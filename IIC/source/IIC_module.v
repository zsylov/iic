==> flow/design.v <==
module IIC_module(
						input clk,
						input rst_n,
						output SCL,
						inout SDA,
						input [1:0] iCall,
						input [7:0] idata,
						input [7:0] iAddr,
						output [7:0] odata,
						output oDone
					);
	parameter FCLK = 10'd125, FHALF = 10'd62, FQUARTER = 10'd31;  
	parameter THIGH = 10'd30, TLOW = 10'd65, TR = 10'd15, TF = 10'd15;
	parameter THD_STA = 10'd30, TSU_STA = 10'd30, TSU_STO = 10'd30;
	parameter WRFUNC1 = 5'd7;
	parameter WRFUNC2 = 5'd9, RDFUNC = 5'd19;
	reg isOut;
	reg [9:0]  count_T;
	reg [4:0] i,Go;
	reg rSCL;
	reg rSDA;
	reg [7:0] data;
	reg Done;
	reg ACK;
always @ ( posedge clk or negedge rst_n)
	if(!rst_n)
		begin
			{rSCL,rSDA,Done,ACK,isOut} <= 5'b11011;
			count_T <= 10'd0;
			data <= 8'd0;
			{i,Go} <= 10'd0;
		end
	else if(iCall[1])
			case(i)
				0:
					begin
						isOut = 1'b1;
						rSCL <= 1'b1;
						if(count_T == 0)
							begin
								rSDA <= 1'b1;
							end
						else if(count_T == (TR + THIGH)) rSDA <= 1'b0;
						if(count_T == (FCLK)-1)
							begin
								i <= i + 1'b1;
								count_T <= 10'd0;
							end
						else
							begin
								count_T <= count_T + 1'b1;
							end
					end
				1: 
					begin
						data <= {4'b1010, 3'b000, 1'b0};
						i <= 5'd7;
						Go <= i + 1'b1;
					end
				2:
					begin
						data <= iAddr;
						i <= 5'd7;
						Go <= i + 1'b1;
					end
				3:
					begin
						data <= idata;
						i <= 5'd7;
						Go <= i + 1'b1;
					end
				4:
					begin
						isOut = 1'b1;
						if(count_T==0) rSCL <= 1'b1;
							else	if(count_T == FQUARTER) rSCL <= 1'b1;
						if(count_T == 0)	rSDA <= 1'b0;
						else	if(count_T == FQUARTER + TR + TSU_STO) rSDA <= 1'b1;
						if(count_T == FQUARTER+FCLK-1)
							begin
								count_T <= 1'b0;
								i <= i + 1'b1;
							end
						else
							count_T <= count_T + 1'b1;
					end
				5:
					begin
						Done <= 1'b1;
						i <= i + 1'b1;
					end
				6:
					begin
						Done <= 1'b0;
						i <= 5'd0;
					end
				7,8,9,10,11,12,13,14:
					begin
						isOut = 1'b1;
						rSDA <=data[14-i];
						if(count_T == 0 ) rSCL <= 1'b0;
						else if(count_T == TF + TLOW ) rSCL <= 1'b1;
						if(count_T == FCLK -1 )
							begin
								i <= i+1'b1;
								count_T <= 1'b0;
							end
						else count_T <= count_T + 1'b1; 	
					end
				15:
					begin
						isOut = 1'b0;
						if(count_T == 0 ) rSCL <= 1'b0;
						else if(count_T == FHALF) rSCL <= 1'b1;
						if(count_T == FHALF) ACK <= SDA;
						if(count_T == FCLK -1 )
							begin
								i <= i+1'b1;
								count_T <= 10'b0;
							end
						else count_T <= count_T + 1'b1; 
					end
				16:
					begin
						if(ACK != 0)
							i <= 5'd0;
						else
							i <= Go;
					end
			endcase
		else if (iCall[0])
				case(i)
					0:
						begin
							isOut = 1'b1;
							rSCL <= 1'b1;
							if(count_T == 0)
								begin
									rSDA <= 1'b1;
								end
							else if(count_T == (TR + THIGH)) rSDA <= 1'b0;
							if(count_T == (FCLK)-1)
								begin
									i <= i + 1'b1;
									count_T <= 10'd0;
								end
							else
								begin
									count_T <= count_T + 1'b1;
								end
						end
					1:
						begin		
							data <= {4'b1010, 3'b000, 1'b0};
							i <= 5'd9;
							Go <= i + 1'b1; 
						end
					2:
						begin
							data <= iAddr;
							i <= 5'd9;
							Go <= i + 1'b1;
						end
					3: 
						begin
							isOut = 1'b1;
							if(count_T == 0)
								begin
									rSCL <= 1'b0;
								end
							else if(count_T == FQUARTER) rSCL <= 1'b1;
							else if(count_T == FQUARTER+TR+THD_STA+TSU_STA+TF) rSCL <= 1'b0;
							if(count_T == 0) rSDA <= 1'b0;
							else if(count_T==FQUARTER) rSDA <= 1'b1;
							else if(count_T == FQUARTER + TR + THIGH ) rSDA <= 1'b0;
							if(count_T == FQUARTER+FCLK+FQUARTER-1)
								begin
									i <= i + 1'b1;
									count_T <= 10'd0;
								end
							else count_T <= count_T + 1'b1;
						end
					4:
						begin
							data <= {4'b1010, 3'b000, 1'b1}; i <= 5'd9; Go <= i + 1'b1; 
						end
					5:
						begin
							data <= 8'd0;
							i <= RDFUNC;
							Go <= i + 1'b1;
						end
					6:
						begin
					     isOut = 1'b1;
                    if( count_T == 0 ) rSCL <= 1'b0;
					     else if( count_T == FQUARTER ) rSCL <= 1'b1; 
						  if( count_T == 0 ) rSDA <= 1'b0;
						  else if( count_T == (FQUARTER + TR + TSU_STO) ) rSDA <= 1'b1;					 	  
						  if( count_T == (FCLK + FQUARTER) -1 ) begin count_T <= 10'd0; i <= i + 1'b1; end
						  else count_T <= count_T + 1'b1; 
					 end
					 7:
					 begin Done <= 1'b1; i <= i + 1'b1; end
					 8: 
					 begin Done <= 1'b0; i <= 5'd0; end
					9,10,11,12,13,14,15,16:
					begin
						isOut = 1'b1;
						rSDA <=data[16-i];
						if(count_T == 0 ) rSCL <= 1'b0;
						else if(count_T == TF + TLOW ) rSCL <= 1'b1;
						if(count_T == FCLK -1 )
							begin
								i <= i+1'b1;
								count_T <= 1'b0;
							end
						else count_T <= count_T + 1'b1; 	
					end
					17:
						begin
							isOut = 1'b0;
							if(count_T == 0 ) rSCL <= 1'b0;
							else if(count_T == FHALF) rSCL <= 1'b1;
							if(count_T == FHALF) ACK <= SDA;
							if(count_T == FCLK -1 )
								begin
									i <= i+1'b1;
									count_T <= 1'b0;
								end
							else count_T <= count_T + 1'b1; 
						end
					18:
						begin
							if(ACK != 0)
								i <= 5'd0;
							else
								i <= Go;
						end
					19,20,21,22,23,24,25,26:
						begin
							isOut = 1'b0;
							if(count_T == FHALF) data[26-i] <= SDA;
							if(count_T == 0) rSCL <= 1'b0;
								else if(count_T == FHALF) rSCL <= 1'b1;
							if(count_T == FCLK -1 )
							begin
								i <= i+1'b1;
								count_T <= 1'b0;
							end
						else count_T <= count_T + 1'b1; 	
						end
					27:
						begin
							isOut = 1'b1;
							if(count_T == 0) rSCL <= 1'b0;
								else if(count_T == FHALF) rSCL <= 1'b1;
							if(count_T == FCLK -1 )
							begin
								i <= Go;
								count_T <= 1'b0;
							end
						else count_T <= count_T + 1'b1; 
						end
		endcase
assign SDA=isOut?rSDA:1'bz;
assign SCL = rSCL;
assign oDone= Done;
assign odata = data;
endmodule
Step by step through the tools: IIC_module
What the tools print for IIC_module, step after step.
Line numbers count from 1 in the design file above.
Operators carry their Yosys type and port widths (W data, S select, Z words).
Cell names lack the library's common part.
A cell with -- has no value.
- top: IIC_module
- clock port: clk
- library: sky130hd
- library corner: tt_025C_1v80

After elaboration
Counts by Yosys on the flattened word-level netlist (proc, flatten, opt, wreduce; memories kept). Register bits leave out memories and registers merged into their read ports (data or address). Print and check cells are left out. Cells with the same type and inputs are merged into one.
- output and inout port bits at 11
- bits of input ports at 20
- register bits: 33
- elaborated cells at 168
- shifts and indexed selects at 4
- bitwise operators at 3
- mux-type cells at 64
- noted equality and inequality tests: 49
- reductions and logical operators at 33
- noted $add $sub $neg: 6
- operators by type and width (kind ; count):
    $eq A5 B5 Y1 const B ; 12
    $mux W5 ; 11
    $mux W10 ; 5
    $pmux W5 S9 ; 1
    $eq A10 B7 Y1 const B ; 4
    $eq A5 B4 Y1 const B ; 8
    $pmux W8 S5 ; 1
    $shift A1 B33 Y8 ; 1
    $shift A1 B33 Y8 const A ; 1
    $neg A32 Y33 ; 1
    $mux W1 ; 31
    $reduce_or A10 Y1 ; 3
    $pmux W10 S3 ; 1
    $pmux W5 S6 ; 1
    $reduce_or A8 Y1 ; 3
    $pmux W8 S3 ; 1
    $mux W8 ; 3
    $eq A10 B6 Y1 const B ; 2
    $eq A10 B8 Y1 const B ; 2
    $eq A5 B3 Y1 const B ; 4
    $pmux W10 S2 ; 1
    $reduce_or A19 Y1 ; 1
    $reduce_or A18 Y1 ; 1
    $shiftx A8 B6 Y1 ; 2
    $reduce_and A3 Y1 ; 5
    $reduce_bool A13 Y1 ; 1
    $reduce_or A12 Y1 ; 1
    $reduce_and A4 Y1 ; 3
Other operator kinds: 34; their cells: 48.

Longest topological paths
Longest topological path by Yosys (ltp), each cell counted once; first at word level (registers and memories cut), then after technology mapping (sequential cells cut; the memories' decode and read muxes count).
- depth in word-level cells: 10
- ABC_AREA: 0
- noted depth in mapped cells: 15
- gate-level depth less buffers: 13

After synthesis
Source: synth_stat.txt of the flow (Yosys; design flattened, memories mapped). It holds for the ABC_AREA given above (unset counts as 0); a run with the other value may have another netlist.
The area totals of this step are shown rounded.
- cell area after synthesis at 3900 sq um
- cell count at 493
- buffers: 40
- area of sequential cells at 800 sq um
- flip-flops: 32
- cell types (cell type ; count ; area in all (sq um)):
    dfrtp_1 ; 29 ; 725.696
    ha_1 ; 20 ; 250.24
    nand2_1 ; 41 ; 153.898
    o21ai_0 ; 30 ; 150.144
    a21oi_1 ; 24 ; 120.115
    nor3_1 ; 20 ; 100.096
    mux4_2 ; 4 ; 90.086
    nor2_1 ; 23 ; 86.333
    nand3_1 ; 16 ; 80.077
    dfstp_2 ; 3 ; 78.826
    nor2b_1 ; 12 ; 75.072
    buf_2 ; 14 ; 70.067
    or3_1 ; 11 ; 68.816
    a211oi_1 ; 9 ; 67.565
    a22oi_1 ; 9 ; 67.565
    mux2_2 ; 6 ; 67.565
    and3_1 ; 10 ; 62.56
    nand4_1 ; 10 ; 62.56
Other cell types: 68; their cells: 202.

Timing after synthesis
Source: OpenSTA report_checks on the synthesized netlist (no wires, ideal clock, input and output delay 20% of the period each), path of least setup slack; recovery checks are left aside. Register names are those of the netlist, which keeps one name where synthesis merged equal registers.
- path kind: register -> register
- start: register i[0]
- end: register data[6]
- noted clock period: 5.21 ns
- delay of the path at 3.682 ns
- buffers on the path at 2
- data required time: 5.145 ns
- slack at 1.528 ns
- launch time at the first pin at 0.000 ns
- stages on the path at 14
- noted library setup time: 0.065 ns
- arrival at 3.617 ns
- period reached after synthesis at 3.682 ns
"delay of the path" = arrival - input delay + setup time.
"stages on the path": output pins that drive a net of the path, with the launching flip-flop's if there is one; two outputs of one cell count as two.
"period reached after synthesis" = period - worst setup slack (recovery checks aside). The figure is calculated, with input and output delays left at 20% of the set period.
The rows between start and end are the longest chain of elaborated cells between them; the timing report does not say that the signal goes this way. Where chains are equally long, one stands for them.
A line is the first line of the expression or statement that the cell stems from. Yosys adds cells for indexed reads and writes and turns some case tables into memories.
At most two assigning lines are given for a register; there are more.
Lines with a computed index may be missing from the assigning lines.
- cell sequence: dfrtp_1 > buf_2 > inv_1 > ha_1 > clkbuf_1 > nand2_1 > or3_1 > ha_1 > nor4_1 > nand4_1 > or4_4 > or3_1 > o41ai_2 > a22o_1
- noted length of the longest elaborated chain: 10
- noted elaborated cells on any way between the ends: 30
- classes of those cells: add/sub: 2; eq/ne: 15; shift: 2; mux: 5; logic: 3; reduce/logical: 3
- ends and longest elaborated chain, after synthesis (what ; RTL line ; source):
    start: declaration ; 19 ; reg [4:0] i,Go;
    start: assignment ; 46 ; i <= i + 1'b1;
    start: assignment ; 82 ; i <= i + 1'b1;
    $sub A5 B5 Y6 ; 243 ; if(count_T == FHALF) data[26-i] <= SDA;
    $neg A32 Y33 ; 243 ;
    $shift A1 B33 Y8 ; 243 ;
    $not A8 Y8 ; 243 ;
    $and A8 B8 Y8 ; 243 ;
    $or A8 B8 Y8 ; 243 ;
    $mux W8 ; 243 ;
    $pmux W8 S5 ; 132 ; case(i)
    $mux W8 ; 131 ; else if (iCall[0])
    $mux W8 ; 33 ; else if(iCall[1])
    end: assignment ; 56 ; data <= {4'b1010, 3'b000, 1'b0};
    end: assignment ; 62 ; data <= iAddr;
    end: declaration ; 22 ; reg [7:0] data;

Worst path after layout
Path of least setup slack in the final report of job 1 (OpenROAD, finished layout, wires in). Where an end is a register, its clock arrival counts in the times.
- path kind: register -> register
- start: register i[0]
- end: register data[5]
- noted clock period: 6.46 ns
- launch time at the first pin at 0.29 ns
- buffers on the path at 0
- arrival at 4.87 ns
- slack at 1.78 ns
- noted library setup time: 0.11 ns
- stages on the path at 13
- data required time: 6.64 ns
The rows between start and end are the longest chain of elaborated cells between them; the timing report does not say that the signal goes this way. Where chains are equally long, one stands for them.
At most two assigning lines are given for a register; there are more.
Lines with a computed index may be missing from the assigning lines.
- cell sequence: dfrtp_1 > inv_1 > ha_1 > nand2_1 > or3_1 > ha_1 > nor4b_1 > nand4_1 > nor4_1 > a21oi_1 > a311oi_1 > a31oi_1 > mux2_2
- noted length of the longest elaborated chain: 10
- noted elaborated cells on any way between the ends: 30
- classes of those cells: add/sub: 2; eq/ne: 15; shift: 2; mux: 5; logic: 3; reduce/logical: 3
- ends and longest elaborated chain, after layout (what ; RTL line ; source):
    start: declaration ; 19 ; reg [4:0] i,Go;
    start: assignment ; 46 ; i <= i + 1'b1;
    start: assignment ; 82 ; i <= i + 1'b1;
    $sub A5 B5 Y6 ; 243 ; if(count_T == FHALF) data[26-i] <= SDA;
    $neg A32 Y33 ; 243 ;
    $shift A1 B33 Y8 ; 243 ;
    $not A8 Y8 ; 243 ;
    $and A8 B8 Y8 ; 243 ;
    $or A8 B8 Y8 ; 243 ;
    $mux W8 ; 243 ;
    $pmux W8 S5 ; 132 ; case(i)
    $mux W8 ; 131 ; else if (iCall[0])
    $mux W8 ; 33 ; else if(iCall[1])
    end: assignment ; 56 ; data <= {4'b1010, 3'b000, 1'b0};
    end: assignment ; 62 ; data <= iAddr;
    end: declaration ; 22 ; reg [7:0] data;

--- measured runs ---
Stored flow runs of IIC_module (2 of them; Yosys, OpenROAD, sky130hd). They differ in their settings and are not a sequence. Constraints: input delay and output delay 20% of the set period each, output load 0.01 pF.
"clock period reached" is the run's clock period less its worst setup slack. It is reckoned from that one timing run; input and output delays stay at 20% of the period that was set.
"total design power" is the tool's figure for a default switching activity; nothing was simulated.
Results are given in rounded form.

Job 1
Settings were period_ns = 6.46; CORE_UTILIZATION = 51; SETUP_SLACK_MARGIN = -0.5; HOLD_SLACK_MARGIN = -0.04; CTS_CLUSTER_SIZE = 96; CAP_MARGIN = 25; CORE_MARGIN = 2; SLEW_MARGIN = 20
- noted the synthesis area: 3900 sq um
- noted the full die area: 8400 sq um
- area of the standard cells in the finished layout at 4300 sq um
- worst slack on setup checks at 1.8 ns
- worst hold slack in the final report: 0.54 ns
- total design power: 2400 uW
- clock period reached: 4.685 ns

Job 2
Settings were period_ns = 3.83; SETUP_SLACK_MARGIN = 1.01; CAP_MARGIN = 20; CORE_MARGIN = 2; CORE_UTILIZATION = 40; SLEW_MARGIN = 20
- noted the synthesis area: 3900 sq um
- noted the full die area: 11000 sq um
- area of the standard cells in the finished layout at 5500 sq um
- worst slack on setup checks at 0.55 ns
- worst hold slack in the final report: 0.52 ns
- total design power: 5700 uW
- clock period reached: 3.280 ns
--- end ---
